==> flow/design.v <==
module map_table(clock,reset,clear_entries,         
                 inst1_rega_in,
                 inst1_regb_in,
                 inst1_dest_in,
                 inst1_tag_in,
                 inst2_rega_in,
                 inst2_regb_in,
                 inst2_dest_in,
                 inst2_tag_in,
                 cdb1_tag_in,
                 cdb2_tag_in,
                 inst1_retire_tag_in,
                 inst2_retire_tag_in,
                 inst1_taga_out,inst1_tagb_out,
                 inst2_taga_out,inst2_tagb_out  );
   input wire clock;
   input wire reset;
   input wire [31:0] clear_entries;
   input wire [4:0] inst1_rega_in,inst1_regb_in;
   input wire [4:0] inst2_rega_in,inst2_regb_in;
   input wire [4:0] inst1_dest_in;
   input wire [4:0] inst2_dest_in;
   input wire [7:0] inst1_tag_in;
   input wire [7:0] inst2_tag_in;
   input wire [7:0] cdb1_tag_in;
   input wire [7:0] cdb2_tag_in;
   input wire [7:0] inst1_retire_tag_in;
   input wire [7:0] inst2_retire_tag_in;
   output reg [7:0] inst1_taga_out,inst1_tagb_out;
   output reg [7:0] inst2_taga_out,inst2_tagb_out;
   wire [31:0] n_ready_in_rob;
   reg  [7:0]  n_tag_table [31:0];
   reg  [7:0]    tag_table [31:0];
   wire inst1_dest_nonzero;
   wire inst2_dest_nonzero;
   wire inst1_tag_nonnull;
   wire inst2_tag_nonnull;
   wire [31:0] clear_entries_real;
   assign inst1_dest_nonzero = (inst1_dest_in!=5'h1f);
   assign inst2_dest_nonzero = (inst2_dest_in!=5'h1f);
   assign inst1_tag_nonnull = (inst1_tag_in!=8'hFF);
   assign inst2_tag_nonnull = (inst2_tag_in!=8'hFF);
   always @*
   begin
            inst1_taga_out = 8'hFF;
      if (~reset)
      begin
            inst1_taga_out = tag_table[inst1_rega_in];   
         if (clear_entries_real[inst1_rega_in])
            inst1_taga_out = 8'hFF;
      end
            inst1_tagb_out = 8'hFF;
      if (~reset)
      begin
            inst1_tagb_out = tag_table[inst1_regb_in];
         if (clear_entries_real[inst1_regb_in])
            inst1_tagb_out = 8'hFF;
      end
            inst2_taga_out = 8'hFF;
      if (~reset)
      begin
            inst2_taga_out = tag_table[inst2_rega_in];
         if (clear_entries_real[inst2_rega_in])
            inst2_taga_out = 8'hFF;
         if (inst2_rega_in==inst1_dest_in && inst1_dest_nonzero && inst1_tag_nonnull)
            inst2_taga_out = inst1_tag_in;
      end
            inst2_tagb_out = 8'hFF;
      if (~reset)
      begin
            inst2_tagb_out = tag_table[inst2_regb_in];
         if (clear_entries_real[inst2_regb_in])
            inst2_tagb_out = 8'hFF;
         if (inst2_regb_in==inst1_dest_in && inst1_dest_nonzero && inst1_tag_nonnull)   
            inst2_tagb_out = inst1_tag_in;
      end
   end
   genvar i;
   generate
      for (i=0; i<32; i=i+1)
      begin : ASSIGNNTAGTABLEALWAYS
         always @*
         begin
               n_tag_table[i] = {1'b0,n_ready_in_rob[i],tag_table[i][5:0]};
            if (clear_entries_real[i] || tag_table[i]==8'hFF)
               n_tag_table[i] = 8'hFF; 
            if (inst1_dest_in==i && inst1_tag_nonnull)
               n_tag_table[i] = inst1_tag_in;
            if (inst2_dest_in==i && inst2_tag_nonnull)
               n_tag_table[i] = inst2_tag_in;
            if (i==5'h1f)
               n_tag_table[i] = 8'hFF;
         end
      end
   endgenerate
   assign n_ready_in_rob[5'h1f] = 1'b0;
   assign clear_entries_real[5'h1f] = 1'b0;
   genvar i;
   generate
      for (i=0; i<31; i=i+1)
      begin : NTAGTABLEASSIGN
         assign clear_entries_real[i] = ({2'b0,tag_table[i][5:0]}==inst1_retire_tag_in || {2'b0,tag_table[i][5:0]}==inst2_retire_tag_in);
         assign n_ready_in_rob[i] = ( tag_table[i][6] || (cdb1_tag_in==tag_table[i] && cdb1_tag_in!=8'hFF) || (cdb2_tag_in==tag_table[i] && cdb2_tag_in!=8'hFF) );
      end
   endgenerate
   genvar j;
   generate 
      for (j=0; j<32; j=j+1)
      begin : NTAGTABLEALWAYS
         always @(posedge clock)
         begin
            if (reset)
               tag_table[j] <= #1 8'hFF;
            else
               tag_table[j] <= #1 n_tag_table[j];
         end
      end
   endgenerate
endmodule 
Step by step through the tools: map_table. The steps from the RTL of map_table to its reports follow in flow order. Lines are those of the file above, counted from 1. Cell names lack the library's common part. A cell with n/a has no value.

Top: map_table. Clock: clock. Library: sky130hd. Timing corner: tt_025C_1v80.

After elaboration. Counts by Yosys on the flattened word-level netlist (proc, flatten, opt, wreduce). Print and check cells are left out. Cells with the same type and inputs are merged into one.

The entry for register bits after elaboration reads 248. Under input bits stands 112. The entry for output and inout port bits reads 32.

Equal/unequal tests: 346. The figure for shift operators is 4. The entry for muxes and demuxes reads 107. The figure for reductions and logical operators is 289.

Operator list (count): 8-bit parallel mux with 32-bit select (4); 8-bit 2-to-1 mux (103); 6-bit by 8-bit equality test with 1-bit output (62); 8-bit equality test (62); 5-bit equality test with constant B (94); 8-bit equality test with constant B (31); 5-bit by 4-bit equality test with 1-bit output with constant B (48); 1-bit logical AND (128); 32-bit by 5-bit variable part select with 1-bit output (4); 1-bit logical OR (124); 5-bit by 3-bit equality test with 1-bit output with constant B (24); 3-bit nonzero test (31); 5-bit by 2-bit equality test with 1-bit output with constant B (12); 8-bit inequality test with constant B (4); 5-bit by 1-bit equality test with 1-bit output with constant B (6); 5-bit zero test (6); 5-bit equality test (2); 5-bit inequality test with constant B (1).

Logic depth. Depth = most cells in a row (Yosys ltp): at word level without a register or memory, in the mapped netlist without a sequential cell, where the memories' decode and read muxes count.

The entry for depth in word-level cells reads 7. The figure for ABC_AREA is 0. For mapped depth the number is 12. The entry for mapped depth without buffers reads 9.

Netlist. The flow's flattened synthesis, as Yosys stat reports it; memories are mapped. The netlist is that of the ABC_AREA named above (0 if unset); the other value can give another one. Totals and module areas in this step are rounded.

Under standard cells after synthesis stands 3964. For chip area (Yosys) the number is 30000 µm². The figure for sequential part of the area is 4960 µm². For flip-flops the number is 248.

Cells by type (count): xor2_1 (595); dfxtp_1 (248); xnor2_1 (246); a211o_1 (212); nor2_1 (405); a22oi_1 (193); o22ai_1 (224); nand4_1 (208); a221oi_1 (121); nor4_1 (152); a22o_1 (106); clkbuf_1 (240); buf_2 (136); o21ai_0 (94); nand2_1 (112); a21oi_1 (79); buf_1 (93); nor3_1 (59).

Not listed: further types 64, cells in them 441.

Worst setup path after synthesis. Path of least setup slack by OpenSTA after synthesis, without wires, with an ideal clock, recovery checks aside; 20% of the period is set as input and as output delay. Where synthesis merged equal registers, the netlist keeps one of their names.

Path type: input to output. Start: input inst2_retire_tag_in[2]. End: output inst2_taga_out[0]. The entry for clock period reads 4000 ps. The figure for external output delay is 800 ps. Under launch time at the first pin stands 800 ps. Under arrival time stands 2855 ps. The entry for data required time reads 3200 ps. Under setup slack stands 345 ps. For path delay the number is 2055 ps. Under stages on the path stands 11. Buffers on the path: 2. Period reached after synthesis: 3655 ps.

"path delay" is the arrival time less input delay plus setup time. At an output port there is no setup time. "stages on the path": output pins that drive a net of the path, with the launching flip-flop's if there is one; two outputs of one cell count as two. "period reached after synthesis" = period - worst setup slack (recovery checks aside). The figure is calculated, with input and output delays left at 20% of the set period. Between the ends stands the longest chain of elaborated cells between them, by number of cells; it is not shown to be the way that was timed. Of several equally long chains one is given. A line is the first line of the expression or statement that the cell stems from. Yosys adds cells for indexed reads and writes and turns some case tables into memories.

Path through: buf_2 > buf_6 > xor2_1 > nor4_1 > nand4_1 > o31a_1 > a221o_1 > o31ai_1 > o31ai_1 > a22oi_4 > o32a_1. Cells in the longest elaborated chain: 6. Under elaborated cells between the ends (all ways) stands 66. Under RTL lines with such cells stands 4.

Ends and longest elaborated chain, post-synthesis: start, declared (RTL line 28) `input wire [7:0] inst2_retire_tag_in;`; 6-bit by 8-bit equality test with 1-bit output (RTL line 102) `assign clear_entries_real[i] = ({2'b0,tag_table[i][5:0]}==inst1_retire_tag_in || {2'b0,tag_table[i][5:0]}==ins ...`; 1-bit logical OR (RTL line 102); 32-bit by 5-bit variable part select with 1-bit output (RTL line 63) `if (clear_entries_real[inst2_rega_in])`; 8-bit 2-to-1 mux (RTL line 63); 8-bit 2-to-1 mux (RTL line 65) `if (inst2_rega_in==inst1_dest_in && inst1_dest_nonzero && inst1_tag_nonnull)`; 8-bit 2-to-1 mux (RTL line 60) `if (~reset)`; end, declared (RTL line 30) `output reg [7:0] inst2_taga_out,inst2_tagb_out;`.

Wiki page: map_table / flow data

Stored flow runs of map_table (2 of them; Yosys, OpenROAD, sky130hd). They differ in their settings and are not a sequence. Constraints: input delay and output delay 20% of the set period each, output load 0.01 pF.

Files of run 1:
==> flow/run.sh <==
#!/bin/bash
# the make line also repeats the synthesis and layout settings of config.mk as NAME=value (left out here)
make -C /OpenROAD-flow-scripts/flow DESIGN_CONFIG=/design/flow/config.mk WORK_HOME=/design/flow/orfs CLKGATE_MAP_FILE= finish
==> flow/config.mk <==
export PLATFORM = sky130hd
export DESIGN_NAME = map_table
export DESIGN_NICKNAME = map_table
export VERILOG_FILES = /design/flow/design.v
export SDC_FILE = /design/flow/constraint.sdc
export NUM_CORES = 4
export LEC_CHECK = 0
export ABC_AREA = 0
export CAP_MARGIN = 30
export CELL_PAD_IN_SITES_GLOBAL_PLACEMENT = 3
export CORE_ASPECT_RATIO = 0.87
export CORE_MARGIN = 2
export CORE_UTILIZATION = 53
export CTS_CLUSTER_DIAMETER = 138
export GPL_ROUTABILITY_DRIVEN = 1
export GPL_TIMING_DRIVEN = 1
export MIN_ROUTING_LAYER = met2
export PLACE_DENSITY_LB_ADDON = 0.27
export SLEW_MARGIN = 20
==> flow/constraint.sdc <==
create_clock -name core_clock -period 2.31 [get_ports {clock}]
set_input_delay 0.4620 -clock core_clock [delete_from_list [all_inputs] [get_ports {clock}]]
set_output_delay 0.4620 -clock core_clock [all_outputs]
set_load 0.01 [all_outputs]

Outcome of run 1: not finished: placement ended with error FLW-0024.

Files of run 2:
==> flow/run.sh <==
#!/bin/bash
# the make line also repeats the synthesis and layout settings of config.mk as NAME=value (left out here)
make -C /OpenROAD-flow-scripts/flow DESIGN_CONFIG=/design/flow/config.mk WORK_HOME=/design/flow/orfs CLKGATE_MAP_FILE= finish
==> flow/config.mk <==
export PLATFORM = sky130hd
export DESIGN_NAME = map_table
export DESIGN_NICKNAME = map_table
export VERILOG_FILES = /design/flow/design.v
export SDC_FILE = /design/flow/constraint.sdc
export NUM_CORES = 4
export LEC_CHECK = 0
export CAP_MARGIN = 20
export CELL_PAD_IN_SITES_GLOBAL_PLACEMENT = 3
export CORE_MARGIN = 2
export CORE_UTILIZATION = 50
export CTS_CLUSTER_SIZE = 15
export HOLD_SLACK_MARGIN = 0.08
export MAX_ROUTING_LAYER = met4
export MIN_ROUTING_LAYER = met2
export PLACE_DENSITY_LB_ADDON = 0.19
export SLEW_MARGIN = 0
export TNS_END_PERCENT = 50
==> flow/constraint.sdc <==
create_clock -name core_clock -period 2.92 [get_ports {clock}]
set_input_delay 0.5840 -clock core_clock [delete_from_list [all_inputs] [get_ports {clock}]]
set_output_delay 0.5840 -clock core_clock [all_outputs]
set_load 0.01 [all_outputs]

Outcome of run 2: not finished: placement ended with error FLW-0024.
